==> flow/design.v <==
module window_slider(
	input wire clk,
	input wire n_rst,
	input wire nx_pixel_en,
	input wire [31:0] image_start_addr,
	output reg next_edge_detected,
	output reg addr_done,
	output reg [31:0] next_calc_address,
	output reg next_last_pix_read
);
	reg [7:0] col_cnt;
	reg [8:0] row_cnt;
	reg [1:0] matrix_cnt;
	reg [31:0] calc_address;
	reg [7:0] next_col_cnt;
	reg [8:0] next_row_cnt;
	reg [1:0] next_matrix_cnt;
	typedef enum bit [4:0] {IDLE, CALC1, DONE1, CALC2, DONE2, CALC3, DONE3, INCDEC_COL, DONEINCDEC, NEW_ROW1, DONEN1, NEW_ROW2, DONEN2, INC_ROW, DONEINC_ROW, DONE, ENDDONE} stateType;
	stateType state;
	stateType next_state;
	reg incdec;  
	reg next_incdec;
	reg addr_done_prev;
	reg [31:0] calc_tmp1, calc_tmp2, calc_tmp3, calc_tmp4;
	reg edge_detected, last_pix_read;
	reg getAddr, next_getAddr;
	always_ff @ (posedge clk, negedge n_rst) begin : REG_LOGIC	
		if(n_rst == 1'b0) begin
			state <= IDLE;
			col_cnt <= 0;
			row_cnt <= 0;
			matrix_cnt <= 0;
			calc_address <= 0;
			edge_detected <= 0;
			incdec <= 0;
			last_pix_read <= 0;
			addr_done_prev <= 0;
			getAddr <= 0;
		end else begin
			state <= next_state;
		        col_cnt <= next_col_cnt;
			row_cnt <= next_row_cnt;
			matrix_cnt <= next_matrix_cnt;
			calc_address <= next_calc_address;
			edge_detected <= next_edge_detected;
			incdec <= next_incdec;
			last_pix_read <= next_last_pix_read;
			addr_done_prev <= addr_done;
			getAddr <= next_getAddr;
		end
	end
	always_comb begin: NXT_LOGIC
		next_getAddr = getAddr;
		next_state = state;
		next_col_cnt = col_cnt;
		next_row_cnt = row_cnt;
		next_matrix_cnt = matrix_cnt;
		next_calc_address = calc_address;
		calc_tmp1 = 0;
		calc_tmp2 = 0;
		calc_tmp3 = 0;
		calc_tmp4 = 0;
		addr_done = addr_done_prev;
		next_edge_detected = edge_detected;
		next_incdec = incdec;
		next_last_pix_read = last_pix_read;
		case(state)
			IDLE: begin 	
				if(nx_pixel_en == 1 && edge_detected == 0 ) begin
					next_state = CALC1;
					next_getAddr = 1;
				end else if(nx_pixel_en == 1 && edge_detected == 1) begin
					next_state = NEW_ROW1;
					next_edge_detected = 0;
					next_getAddr = 1;
				end else begin
					next_getAddr = 0;
					next_state = IDLE;
				end
			end CALC1: begin	
				if(addr_done_prev == 1'b1)
					addr_done = 0;
				else if (nx_pixel_en == 1 || getAddr == 1) begin
					next_getAddr = 0;	
					if(matrix_cnt == 0) begin  
						calc_tmp1 = 32'h000001E0 * row_cnt;  
						calc_tmp2 = 32'h00000003 * col_cnt;
						calc_tmp3 = image_start_addr + calc_tmp1;
						next_calc_address = calc_tmp2 + calc_tmp3;
						next_matrix_cnt = matrix_cnt + 2'b01;
						next_state = DONE1;
					end else if(matrix_cnt == 2) begin  
						next_calc_address = calc_address + 32'h00000001;
						next_matrix_cnt = 2'b00;
						next_state = DONE2;
					end else begin  
						next_calc_address = calc_address + 32'h00000001;
						next_matrix_cnt = matrix_cnt + 2'b01;
						next_state = DONE1;
					end				
				end
			end DONE1: begin
				addr_done = 1;
				next_state = CALC1;
			end DONE2: begin
				addr_done = 1;
				next_state = CALC2;
			end DONE3: begin
				addr_done = 1;
				next_state = CALC3;
			end DONEINCDEC: begin
				addr_done = 1;
				next_state = INCDEC_COL;
			end DONEN1: begin
				addr_done = 1;
				next_state = NEW_ROW1;
			end DONEN2: begin
				addr_done = 1;
				next_state = NEW_ROW2;
			end DONEINC_ROW: begin
				addr_done = 1;
				next_state = INC_ROW;
			end CALC2: begin
				if(addr_done_prev == 1'b1)
					addr_done = 1'b0;	
				else if (nx_pixel_en == 1) begin
					if(matrix_cnt == 0) begin  
						next_calc_address = calc_address + 32'd478;
						next_matrix_cnt = matrix_cnt + 2'b01;
						next_state = DONE2;
					end else if(matrix_cnt == 2) begin  
						next_calc_address = calc_address + 32'h00000001;
						next_matrix_cnt = 2'b00;
						next_state = DONE3;
					end else begin  
						next_calc_address = calc_address + 32'h00000001;
						next_matrix_cnt = matrix_cnt + 2'b01;
						next_state = DONE2;
					end
				end	
			end CALC3: begin
				if(addr_done_prev == 1'b1)
					addr_done = 1'b0;
				else if (nx_pixel_en == 1) begin	
					if(matrix_cnt == 0) begin  
						next_calc_address = calc_address + 32'd478;
						next_matrix_cnt = matrix_cnt + 2'b01;
						next_state = DONE3;
					end else if(matrix_cnt == 2) begin  
						next_calc_address = calc_address + 32'h00000001;
						next_matrix_cnt = 2'b00;
						next_state = DONEINCDEC;
					end else begin  
						next_calc_address = calc_address + 32'h00000001;
						next_matrix_cnt = matrix_cnt + 2'b01;
						next_state = DONE3;
					end 
					if(row_cnt == 477 && col_cnt == 0 && matrix_cnt == 2) begin  
						next_state = ENDDONE;
					end
				end	
			end INCDEC_COL: begin
				if (addr_done_prev == 1'b1) 
					addr_done = 1'b0;
				else if(incdec == 0) begin  
					if(col_cnt == 159) begin  
						next_col_cnt = 157; 
						next_incdec = 1;
						next_edge_detected = 1;
						next_state = IDLE;
					end else begin
						next_col_cnt = col_cnt + 1;  
						next_state = IDLE;
					end
				end else begin  
					if(col_cnt == 0) begin   
						next_col_cnt = 2;
						next_incdec = 0;
						next_edge_detected = 1;
						next_state = IDLE;
					end else begin
						next_col_cnt = col_cnt - 1;  
						next_state = IDLE;
					end
				end
			end NEW_ROW1: begin
				if(addr_done_prev == 1'b1)
					addr_done = 1'b0;
				else if (nx_pixel_en == 1 || getAddr == 1) begin	
					next_getAddr = 0;
					if(matrix_cnt == 0 && incdec == 1) begin  
						next_calc_address = calc_address + 32'd475;
						next_matrix_cnt = matrix_cnt + 2'b01;
						next_state = DONEN1;
					end else if(matrix_cnt == 0 && incdec == 0) begin  
						next_calc_address = calc_address + 32'd478;
						next_matrix_cnt = matrix_cnt + 2'b01;
						next_state = DONEN1;
					end else if(matrix_cnt == 2) begin  
						next_calc_address = calc_address + 32'h00000001;
						next_matrix_cnt = 2'b00;
						next_state = DONEN2;
					end else begin  
						next_calc_address = calc_address + 32'h00000001;
						next_matrix_cnt = matrix_cnt + 2'b01;
						next_state = DONEN1;
					end	
				end
			end NEW_ROW2: begin
				if(addr_done_prev == 1'b1)
					addr_done = 1'b0;
				else if (nx_pixel_en == 1) begin	
					if(matrix_cnt == 0) begin  
						next_calc_address = calc_address + 32'd1;
						next_matrix_cnt = matrix_cnt + 2'b01;
						next_state = DONEN2;
					end else if(matrix_cnt == 2) begin  
						next_calc_address = calc_address + 32'h00000001;
						next_matrix_cnt = 2'b00;
						next_state = DONEINC_ROW;
					end else begin  
						next_calc_address = calc_address + 32'h00000001;
						next_matrix_cnt = matrix_cnt + 2'b01;
						next_state = DONEN2;
					end
				end	
			end INC_ROW: begin
				if (addr_done_prev == 1'b1) 
					addr_done = 1'b0;
				else begin	
					next_row_cnt = row_cnt + 1;
					next_state = IDLE;
				end
			end ENDDONE: begin
				addr_done = 1;
				next_last_pix_read = 1;
				next_state = DONE;
			end DONE: begin
				if (addr_done_prev == 1) 
					addr_done = 0;
				next_last_pix_read = 1;
			end
		endcase
	end
endmodule
Tool chain data of window_slider
The steps from the RTL of window_slider to its reports follow in flow order.
Line numbers count from 1 in the design file above.
Library cell names are shortened.
{ "setup": {"top": "window_slider", "clk_port": "clk", "cell_library": "sky130hd", "lib_corner": "tt_025C_1v80"} }

Elaborated design
Yosys after proc, flatten, opt, wreduce and memory -nomap, before mapping. Memory bits, and registers merged into a memory's read port (data or address), are not among the register bits. Print and check cells are not counted.
{ "classes": {"n_addsub": 9, "multipliers": 2, "equal": 34, "muxes": 70, "logic": 3, "n_reduce_logical": 25} }
{ "ops": {"columns": ["cell", "count"], "rows": [
  ["2-to-1 mux 32 bit", 12],
  ["case mux 32 bit (select 4 bit)", 1],
  ["case mux 5 bit (select 15 bit)", 1],
  ["adder 32 x 9 -> 32 bit with constant B", 2],
  ["2-to-1 mux 5 bit", 12],
  ["multiplier 4 x 9 -> 13 bit with constant A", 1],
  ["== test 5 x 4 -> 1 bit with constant B", 8],
  ["adder 10 x 32 -> 32 bit", 1],
  ["adder 32 x 1 -> 32 bit with constant B", 1],
  ["adder 32 x 18 -> 32 bit", 1],
  ["2-to-1 mux 2 bit", 14],
  ["inequality test 2 bit with constant B", 13],
  ["2-to-1 mux 8 bit", 3],
  ["multiplier 2 x 8 -> 10 bit with constant A", 1],
  ["== test 5 x 3 -> 1 bit with constant B", 4],
  ["nonzero test 16 bit", 1],
  ["OR reduction 8 bit", 2],
  ["2-to-1 mux 4 bit", 4],
  ["2-to-1 mux 3 bit", 5],
  ["2-to-1 mux 1 bit", 14],
  ["AND reduction 12 bit", 1],
  ["== test 5 x 2 -> 1 bit with constant B", 2],
  ["adder 9 x 1 -> 9 bit with constant B", 1],
  ["== test 9 bit with constant B", 1],
  ["OR reduction 2 bit", 4],
  ["adder 8 x 1 -> 8 bit with constant B", 1],
  ["subtractor 8 x 1 -> 8 bit with constant B", 1],
  ["== test 8 bit with constant B", 1]
]} }
Other operator kinds: 19; their cells: 30.
{ "word_totals": {"ff_bits": 61, "inputBits": 35, "output_inout_bits": 35, "elab_cells": 153} }

Logic depth
Longest topological path by Yosys (ltp), each cell counted once; first at word level (registers and memories cut), then after technology mapping (sequential cells cut; the memories' decode and read muxes count).
{ "logic_depth": {"word_depth": 7, "ABC_AREA": 0, "depth_mapped": 24, "ltp_nobuf": 24} }

After synthesis
The flow's flattened synthesis, as Yosys stat reports it; memories are mapped. The netlist is that of the ABC_AREA named above (0 if unset); the other value can give another one.
Totals and module areas in this step are rounded.
{ "types": {"columns": ["type", "count", "area_total_um2"], "rows": [
  ["dfrtp_1", 72, 1.8E+03],
  ["ha_1", 77, 963.424],
  ["fa_1", 28, 560.538],
  ["a21oi_1", 109, 545.523],
  ["o21ai_0", 95, 475.456],
  ["xnor2_1", 50, 437.92],
  ["nand2_1", 106, 397.882],
  ["nor2_1", 97, 364.099],
  ["inv_1", 69, 258.998],
  ["nand3_1", 46, 230.221],
  ["xor2_1", 26, 227.718],
  ["clkbuf_1", 41, 153.898],
  ["a21o_1", 20, 150.144],
  ["buf_2", 29, 145.139],
  ["nand4_1", 23, 143.888],
  ["a211oi_1", 19, 142.637],
  ["mux2i_1", 13, 130.125],
  ["nor3_1", 26, 130.125]
]} }
Other cell types: 70; their cells: 284.
{ "mapped": {"cells": 1230, "mapped_area_um2": 9500, "sequential_area_um2": 1800, "ffs": 73, "buf_cells": 80} }

Worst setup path after synthesis
Path of least setup slack by OpenSTA after synthesis, without wires, with an ideal clock, recovery checks aside; 20% of the period is set as input and as output delay. Where synthesis merged equal registers, the netlist keeps one of their names.
{ "synth_timing": {"kind": "flip-flop to output port", "startpoint": "reg row_cnt[3]", "endpoint": "out next_calc_address[28]", "tclk_ps": 8870, "output_delay_ps": 1774, "launch_ps": 0, "arrival_ps": 5233, "required_time_ps": 7096, "path_slack_ps": 1863, "path_delay_ps": 5233, "stages": 23, "path_buffers": 0, "period_less_setup_slack_ps": 7007} }
"path_delay_ps" is the arrival time less input delay plus setup time.
A path that ends at an output port has no setup time.
"stages": output pins that drive a net of the path, with the launching flip-flop's if there is one; two outputs of one cell count as two.
"period_less_setup_slack_ps" = period - worst setup slack (recovery checks aside). The figure is calculated, with input and output delays left at 20% of the set period.
The rows between start and end are the longest chain of elaborated cells between them; the timing report does not say that the signal goes this way. Where chains are equally long, one stands for them.
Each line given opens the expression or statement behind the cell; cells for indexed reads and writes are added by Yosys, which also makes memories of some case tables.
{ "synth_between": {"path_cell_list": "dfrtp_1 inv_1 fa_1 fa_1 inv_1 ha_1 nor2b_1 o21ai_0 a21boi_0 o21a_1 nor2_1 o21a_1 mux2i_1 o2111ai_1 ha_1 ha_1 nand3_1 o211ai_1 or3_1 o21bai_1 and4b_1 xor2_1 a211o_1", "elab_chain_len": 7, "cells_between": 7, "cone_lines": 7, "classes_between": "2 x add/sub; 1 x mul; 4 x mux"} }
{ "synth_lines": {"columns": ["element", "line", "text"], "rows": [
  ["from (decl)", 12, "reg [8:0] row_cnt;"],
  ["from (assign)", 31, "row_cnt <= 0;"],
  ["from (assign)", 42, "row_cnt <= next_row_cnt;"],
  ["multiplier 4 x 9 -> 13 bit", 86, "calc_tmp1 = 32'h000001E0 * row_cnt;"],
  ["adder 32 x 18 -> 32 bit", 88, "calc_tmp3 = image_start_addr + calc_tmp1;"],
  ["adder 10 x 32 -> 32 bit", 89, "next_calc_address = calc_tmp2 + calc_tmp3;"],
  ["2-to-1 mux 32 bit", 85, "if(matrix_cnt == 0) begin"],
  ["2-to-1 mux 32 bit", 83, "else if (nx_pixel_en == 1 || getAddr == 1) begin"],
  ["2-to-1 mux 32 bit", 81, "if(addr_done_prev == 1'b1)"],
  ["case mux 32 bit (select 4 bit)", 67, "case(state)"],
  ["to (decl)", 8, "output reg [31:0] next_calc_address,"]
]} }

Timing after layout
Path of least setup slack in the final report of job 2 (OpenROAD, finished layout, wires in). Where an end is a register, its clock arrival counts in the times.
The report prints the path's times to 10 ps; the period is as set.
{ "layout_timing": {"kind": "flip-flop to output port", "startpoint": "reg row_cnt[1]", "endpoint": "out next_calc_address[25]", "tclk_ps": 7440, "output_delay_ps": 1490, "launch_ps": 360, "arrival_ps": 5640, "required_time_ps": 5950, "path_slack_ps": 310, "stages": 25, "path_buffers": 4} }
The rows between start and end are the longest chain of elaborated cells between them; the timing report does not say that the signal goes this way. Where chains are equally long, one stands for them.
{ "layout_between": {"path_cell_list": "dfrtp_1 fa_1 fa_1 inv_2 fa_2 nor2b_4 o21ai_2 a21boi_2 o21a_1 nor2_2 o21a_1 buf_6 xnor2_2 ha_1 ha_4 buf_6 nand2_2 o211ai_1 a211oi_2 buf_4 a211oi_4 xor2_2 o21ai_0 o311ai_0 dlygate4sd2_1", "elab_chain_len": 7, "cells_between": 7, "cone_lines": 7, "classes_between": "2 x add/sub; 1 x mul; 4 x mux"} }
{ "layout_lines": {"columns": ["element", "line", "text"], "rows": [
  ["from (decl)", 12, "reg [8:0] row_cnt;"],
  ["from (assign)", 31, "row_cnt <= 0;"],
  ["from (assign)", 42, "row_cnt <= next_row_cnt;"],
  ["multiplier 4 x 9 -> 13 bit", 86, "calc_tmp1 = 32'h000001E0 * row_cnt;"],
  ["adder 32 x 18 -> 32 bit", 88, "calc_tmp3 = image_start_addr + calc_tmp1;"],
  ["adder 10 x 32 -> 32 bit", 89, "next_calc_address = calc_tmp2 + calc_tmp3;"],
  ["2-to-1 mux 32 bit", 85, "if(matrix_cnt == 0) begin"],
  ["2-to-1 mux 32 bit", 83, "else if (nx_pixel_en == 1 || getAddr == 1) begin"],
  ["2-to-1 mux 32 bit", 81, "if(addr_done_prev == 1'b1)"],
  ["case mux 32 bit (select 4 bit)", 67, "case(state)"],
  ["to (decl)", 8, "output reg [31:0] next_calc_address,"]
]} }

FLOW RESULTS
============

Measured data: module window_slider, platform sky130hd, 2 stored runs of the flow under differing settings, order arbitrary. Input and output delays are each 20% of the period that was set; the output load is 0.01 pF.
"achieved period" is the run's clock period less its worst setup slack. It is reckoned from that one timing run; input and output delays stay at 20% of the period that was set.
"allowed time less slack (worst setup path)": the worst setup path's part of the clock period (all of it between registers, 20% less for each end at a port) less its slack. A launch clock that arrives late makes it longer, a capture clock that arrives late makes it shorter.
By "total power of the final layout" is meant OpenSTA's value without simulated activity: inputs other than the clock are taken to toggle once in ten clock periods, and the tool carries that through the logic.
"allowed time less slack (worst setup path)" is given in steps of 10 ps.
The results are shown rounded.

==> job 1: settings <==
{ "period_ns": 8.36, "CORE_UTILIZATION": 49, "PLACE_DENSITY_LB_ADDON": 0.27, "HOLD_SLACK_MARGIN": -0.02, "CELL_PAD_IN_SITES_DETAIL_PLACEMENT": 2, "GPL_TIMING_DRIVEN": 1, "GPL_ROUTABILITY_DRIVEN": 1, "CTS_CLUSTER_SIZE": 55, "CTS_CLUSTER_DIAMETER": 31, "CAP_MARGIN": 10, "SLEW_MARGIN": 35, "MIN_ROUTING_LAYER": "met1", "MAX_ROUTING_LAYER": "met5", "CORE_MARGIN": 2 }
==> job 1: results <==
unfinished; error DPL-0033 in placement

==> job 2: settings <==
{ "period_ns": 7.44, "SETUP_SLACK_MARGIN": 0.21, "CAP_MARGIN": 20, "CORE_MARGIN": 2, "CORE_UTILIZATION": 40, "SLEW_MARGIN": 20 }
==> job 2: results <==
allowed time less slack (worst setup path): 5640 ps
worst path kind: flip-flop to output port
worst hold slack after layout: 460 ps
total negative setup slack: 0 ps
std-cell area (final layout): 11000 um2
utilization of the finished layout: 0.49
die size: 25000 um2
setup slack of the critical path: 310 ps
mapped cell area after synthesis: 9500 um2
achieved period: 7130 ps
total power of the final layout: 4.3 mW
