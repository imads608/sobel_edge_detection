==> flow/design.v <==
module calculateCompBuffer(
	input wire clk,
	input wire n_rst,
	input wire grayed_done,
	input wire [3:0][7:0] grayed_pixels,
	input wire edge_detected,
	input wire getMatrix,
	output reg computeSobel,
	output reg [2:0][7:0][7:0] out_buffer,
	output reg fill,
	output reg [2:0] next_counter
);
typedef enum bit [3:0] {IDLE, FILL1, FILL2, FILL3, FILL4, FILL5, FILL6, FILL7, FILL8, INC, DEC, SHIFT, SHIFTCOMPUTE} stateType;
stateType state;
stateType next_state;
reg shift_en, incdec, next_shift_en, next_incdec, edge_found, next_edge_found;
reg [2:0] counter;
reg [2:0][7:0][7:0] in_buffer;
reg computeSobel_prev;
reg shift_done, next_shift_done;
always_ff @ (posedge clk, negedge n_rst) begin : REG_LOGIC	
	if(n_rst == 1'b0) begin
		state <= IDLE;
		counter <= 0;
		shift_en <= 0;
		incdec <= 1;
		edge_found <= 0;
		shift_done <= 0;
		in_buffer  <= 		   {{8'd0, 8'd0, 8'd0, 8'd0, 8'd0, 8'd0, 8'd0, 8'd0},
					    {8'd0, 8'd0, 8'd0, 8'd0, 8'd0, 8'd0, 8'd0, 8'd0},
					    {8'd0, 8'd0, 8'd0, 8'd0, 8'd0, 8'd0, 8'd0, 8'd0}};
		computeSobel_prev <= 0;
	end else begin
		state <= next_state;
		counter <= next_counter;
		shift_en <= next_shift_en;
		incdec <= next_incdec;
		edge_found <= next_edge_found;
		in_buffer <= out_buffer;
		computeSobel_prev <= computeSobel;
		shift_done <= next_shift_done;
	end
end
always_comb begin: NXT_LOGIC
	next_state = state;
	computeSobel = computeSobel_prev;
	out_buffer  =  in_buffer;
	next_shift_done = shift_done;
 	next_edge_found = edge_found;
	next_counter = counter;
	next_shift_en = shift_en;
	next_incdec = incdec;
	fill = 0;
	case(state)
		IDLE: begin
			next_state = FILL1;
		end
		FILL1: begin	
			computeSobel = 0;
			if (grayed_done == 1) begin
				out_buffer[2][7:4] = grayed_pixels;
				next_state = FILL2;
			end
			else begin
				next_state = FILL1;
			end
		end
		FILL2: begin
			if (grayed_done == 1) begin
				out_buffer[1][7:4] = grayed_pixels;
				next_state = FILL3;
			end
			else begin 
				next_state = FILL2;
			end
		end
		FILL3: begin
			if (grayed_done == 1) begin
				out_buffer[0][7:4] = grayed_pixels;
				if (incdec == 1 && shift_en == 0) 
					next_state = INC;
				else if (incdec == 0 && shift_en == 0) 
					next_state = DEC;
				else if (shift_en == 1) begin
					next_state = FILL6;
				end
				if (edge_detected == 1)
					next_edge_found = 1;
			end
		end
		INC: begin
			if(computeSobel_prev == 1'b1)
				computeSobel = 0;
			else begin
				if (getMatrix == 1) begin
					computeSobel = 1;
					if (counter == 7) 
						next_counter = 0;
					else
						next_counter = counter + 1;
					if(next_counter == 1 && shift_done == 0) begin
						fill = 1;
						next_state = FILL4;
					end else if (next_counter == 5 && edge_found == 0) begin
						fill = 1;
						next_state = FILL1;
					end else if (next_counter == 5 && edge_found== 1) begin
						next_edge_found = 0;
						next_state = SHIFT;
					end else if (shift_done == 1) 
						next_shift_done = 0;
				end
			end
		end
		FILL4: begin
			computeSobel = 0;
			if (grayed_done == 1) begin
				out_buffer[2][3:0] = grayed_pixels;
				next_state = FILL5;
			end
		end
		FILL5: begin
			if (grayed_done == 1) begin
				out_buffer[1][3:0] = grayed_pixels;
				next_state = FILL6;
			end
		end
		FILL6: begin
			if (grayed_done == 1) begin
				out_buffer[0][3:0] = grayed_pixels;
				if (shift_en == 1) begin		
					next_shift_en = 0;
					next_state = SHIFTCOMPUTE;	
				end
				if (edge_detected == 1) 
					next_edge_found = 1;
				if (incdec == 1 && shift_en == 0) 
					next_state = INC;
				else if (incdec == 0 && shift_en == 0) 
					next_state = DEC;
			end
		end
		SHIFTCOMPUTE: begin
			computeSobel = 1;
			next_shift_done = 1;
			if (incdec == 1) 
				next_state = INC;
			else if (incdec == 0) 
				next_state = DEC;
		end
		DEC: begin
			if(computeSobel_prev == 1'b1)
				computeSobel = 0;
			else begin
				if (getMatrix == 1) begin
					computeSobel = 1;
					if (counter == 0) 
						next_counter = 7;
					else
						next_counter = counter - 1;
					if (next_counter == 4 && shift_done == 0) begin
						fill = 1;
						next_state = FILL1;
					end else if (next_counter == 0 && edge_detected == 0) begin
						fill = 1;
						next_state = FILL4;
					end
					else if (next_counter == 0 && edge_detected == 1) begin
						next_state = SHIFT;
						next_edge_found = 0;
					end
					else if (shift_done == 1)
						next_shift_done = 0;
				end		
			end
		end
		SHIFT: begin
			computeSobel = 0;
			next_shift_en = 1;
			fill = 1;
			next_state = FILL3;
			out_buffer[2] = in_buffer[1];
			out_buffer[1] = in_buffer[0];
			if (incdec == 1) begin
				next_incdec = 0;
			end
			else begin
				next_incdec = 1;
			end
		end
	endcase
end
endmodule
### From RTL to reports: calculateCompBuffer

Tool output for the design above, in the order of the flow.
Lines are those of the file above, counted from 1.
Operators: Yosys type, input widths -> output width; for muxes data width and select width s.
Cell names lack the library's common part.
The mark -- stands for no value.

| design | value |
|---|---|
| top | calculateCompBuffer |
| clock | clk |
| standard-cell library | sky130hd |
| corner | tt_025C_1v80 |

### Word-level counts

Source: Yosys, flattened and elaborated, memories not mapped. Widths are those after wreduce. Registers that Yosys merges into a memory's read port (data or address) are not register bits. Print and check cells do not count. Equal cells are merged and count once.

| cells by class | value |
|---|---|
| add/sub/neg operators | 2 |
| equality and inequality tests | 36 |
| muxes and demuxes | 88 |
| bitwise gates (word level) | 5 |
| reductions and logical operators | 22 |

Operators by type and width:

| operator | number |
|---|---|
| $pmux 32 s2 | 4 |
| $mux 32 | 8 |
| $mux 4 | 20 |
| $pmux 4 s11 | 1 |
| $mux 3 | 12 |
| $mux 1 | 35 |
| $ne 2x2->1 const B | 16 |
| $reduce_and 13->1 | 2 |
| $eq 4x4->1 const B | 4 |
| $ne 4x4->1 const B | 4 |
| $eq 4x3->1 const B | 3 |
| $pmux 1 s3 | 4 |
| $reduce_and 11->1 | 1 |
| $reduce_bool 11->1 | 1 |
| $eq 3x3->1 const B | 3 |
| $logic_and 1x1->1 | 8 |
| $eq 4x2->1 const B | 2 |
| $logic_not 3->1 | 2 |
| $pmux 3 s2 | 1 |
| $not 1->1 | 5 |
| $ne 2x1->1 const B | 2 |
| $reduce_or 2->1 | 2 |
| $eq 4x1->1 const B | 1 |
| $logic_not 4->1 | 1 |
| $reduce_bool 4->1 | 1 |
| $mux 2 | 2 |
| $add 3x1->3 const B | 1 |
| $sub 3x1->3 const B | 1 |

Not listed: further kinds 6, cells in them 6.

| storage and ports | value |
|---|---|
| flip-flop bits (word level) | 204 |
| cells after elaboration | 161 |

### Depth

Depth = most cells in a row (Yosys ltp): at word level without a register or memory, in the mapped netlist without a sequential cell, where the memories' decode and read muxes count.

| logic depth | value |
|---|---|
| word-level depth | 13 |
| ABC_AREA | 0 |
| gate-level depth with buffers | 9 |
| gate-level depth less buffers | 7 |

### Netlist

Source: synth_stat.txt of the flow (Yosys; design flattened, memories mapped). It holds for the ABC_AREA given above (unset counts as 0); a run with the other value may have another netlist.

| mapped netlist | value |
|---|---|
| standard cells after synthesis | 866 |
| mapped area | 0.0093702 mm² |
| sequential part of the area | 0.0052826 mm² |
| flip-flop cells | 211 |

Cells by type:

| type | number |
|---|---|
| dfrtp_1 | 209 |
| a222oi_1 | 61 |
| a22oi_1 | 68 |
| mux2_2 | 42 |
| nand2_1 | 112 |
| inv_1 | 105 |
| o21ai_0 | 75 |
| mux2_1 | 23 |
| a21boi_0 | 32 |
| clkbuf_1 | 38 |
| buf_2 | 21 |
| dfstp_2 | 2 |
| ha_1 | 4 |
| a21oi_1 | 9 |
| nor2_1 | 12 |
| nand2b_1 | 4 |
| a31oi_1 | 3 |
| nand4_1 | 3 |

Not listed: further types 36, cells in them 43.

### Worst setup path after synthesis

Path of least setup slack by OpenSTA after synthesis, without wires, with an ideal clock, recovery checks aside; 20% of the period is set as input and as output delay. Where synthesis merged equal registers, the netlist keeps one of their names.

| timing after synthesis | value |
|---|---|
| kind | reg2out |
| from | register counter[0] |
| to | output port fill |
| clock period | 2.6 ns |
| time at the first pin | 0.000 ns |
| arrival | 1.893 ns |
| path slack | 0.187 ns |
| path delay | 1.893 ns |
| stages | 9 |
| period reached after synthesis | 2.413 ns |

"path delay" is the arrival time less input delay plus setup time.
A path that ends at an output port has no setup time.
"stages" counts driving pins, that of a launching flip-flop among them; a cell with two outputs on the path counts twice.
"period reached after synthesis" is the clock period less the worst setup slack; recovery checks do not enter. This is arithmetic on one report: input and output delays are still those of the set period (20% each).
Between the ends stands the longest chain of elaborated cells between them, by number of cells; it is not shown to be the way that was timed. Of several equally long chains one is given.
Each line given opens the expression or statement behind the cell; cells for indexed reads and writes are added by Yosys, which also makes memories of some case tables.

| on the way, after synthesis | value |
|---|---|
| cell sequence | dfrtp_1 buf_2 inv_1 ha_1 buf_6 or3_1 o32ai_1 nand2_1 nand3b_1 |
| length of the longest elaborated chain | 12 |
| elaborated cells on any way between the ends | 29 |
| those cells by class | 2 x add/sub; 4 x eq/ne; 17 x mux; 6 x reduce/logical |

RTL lines, path after synthesis:

| element | RTL line | RTL |
|---|---|---|
| from (decl) | 17 | `reg [2:0] counter;` |
| from (assign) | 24 | `counter <= 0;` |
| from (assign) | 35 | `counter <= next_counter;` |
| $sub 3x1->3 | 160 | `next_counter = counter - 1;` |
| $mux 3 | 157 | `if (counter == 0)` |
| $mux 3 | 155 | `if (getMatrix == 1) begin` |
| $mux 3 | 152 | `if(computeSobel_prev == 1'b1)` |
| $mux 3 | 54 | `case(state)` |
| $logic_not 3->1 | 164 | `end else if (next_counter == 0 && edge_detected == 0) begin` |
| $logic_and 1x1->1 | 164 |  |
| $mux 1 | 164 |  |
| $mux 1 | 161 | `if (next_counter == 4 && shift_done == 0) begin` |
| $mux 1 | 155 |  |
| $mux 1 | 152 |  |
| $pmux 1 s3 | 54 |  |
| to (decl) | 10 | `output reg fill,` |

### Worst path after layout

From the final timing report of run 1: the path of least setup slack in the routed layout; clock arrival at registers is part of the times.

| timing post-layout | value |
|---|---|
| kind | reg2out |
| from | register state |
| to | output port out_buffer |
| clock period | 3.94 ns |
| time at the first pin | 0.53 ns |
| arrival | 2.75 ns |
| path slack | 0.40 ns |
| stages | 7 |

Where an end lacks its bit number, it is one bit of the signal, or one of the new flip-flops if synthesis recoded a state register.
Between the ends stands the longest chain of elaborated cells between them, by number of cells; it is not shown to be the way that was timed. Of several equally long chains one is given.

| on the way, post-layout | value |
|---|---|
| cell sequence | dfrtp_4 buf_6 o21ai_4 buf_12 a222oi_1 inv_1 clkdlybuf4s50_1 |
| length of the longest elaborated chain | 2 |
| elaborated cells on any way between the ends | 3 |
| source lines of those cells | 1 |
| those cells by class | 2 x eq/ne; 1 x mux |

RTL lines, path post-layout:

| element | RTL line | RTL |
|---|---|---|
| from (decl) | 14 | `stateType state;` |
| from (assign) | 23 | `state <= IDLE;` |
| from (assign) | 34 | `state <= next_state;` |
| $eq 4x4->1 | 54 | `case(state)` |
| $pmux 32 s2 | 54 |  |
| to (decl) | 9 | `output reg [2:0][7:0][7:0] out_buffer,` |

Below are 2 stored runs of the flow (Yosys, OpenROAD; platform sky130hd) on calculateCompBuffer, each with its settings and what was measured, unordered. Constraints: input delay and output delay 20% of the set period each, output load 0.01 pF.
"period achieved" means the clock period less the worst setup slack. The figure is calculated, with input and output delays left at 20% of the set period.
"allowed time less slack (worst setup path)" = time allowed to the worst setup path (clock period - input delay - output delay, where it has them) - its slack; a late launch clock adds to it, a late capture clock takes from it.
"total design power" rests on the timing tool's default activity at the inputs, not on a simulated workload.
A setting shown as n/a is not set for that run.
Among the results, n/a means that no value is shown for the run.

| run name | period_ns | CORE_UTILIZATION | SETUP_SLACK_MARGIN | CELL_PAD_IN_SITES_DETAIL_PLACEMENT | TNS_END_PERCENT | CTS_CLUSTER_SIZE | SLEW_MARGIN | MIN_ROUTING_LAYER | CAP_MARGIN | CORE_MARGIN | PLACE_DENSITY | CORE_ASPECT_RATIO | CELL_PAD_IN_SITES_GLOBAL_PLACEMENT | ABC_AREA | GPL_TIMING_DRIVEN | GPL_ROUTABILITY_DRIVEN | CTS_CLUSTER_DIAMETER | MAX_ROUTING_LAYER | standard-cell area after routing (mm²) | worst slack on setup checks (ns) | chip area after synthesis (Yosys) (mm²) | final utilization | overall die area (mm²) | period achieved (ns) | total design power (mW) | post-route setup TNS (ns) | allowed time less slack (worst setup path) (ns) | type of the worst setup path |
|---|---|---|---|---|---|---|---|---|---|---|---|---|---|---|---|---|---|---|---|---|---|---|---|---|---|---|---|---|
| run 1 | 3.94 | 25 | 0.42 | 0 | 15 | 88 | 10 | met1 | 20 | 2 | n/a | n/a | n/a | n/a | n/a | n/a | n/a | n/a | 0.0132389 | 0.402 | 0.0093702 | 0.36 | 0.0390458 | 3.538 | 11.830 | 0.000 | 2.75 | reg2out |
| run 2 | 2.18 | 71 | n/a | 1 | n/a | 75 | 40 | n/a | 20 | 2 | 0.76 | 0.9 | 3 | 0 | 1 | 0 | 379 | met4 | n/a | n/a | n/a | n/a | n/a | n/a | n/a | n/a | n/a | n/a |

Run 2: unfinished; error GPL-0301 in placement
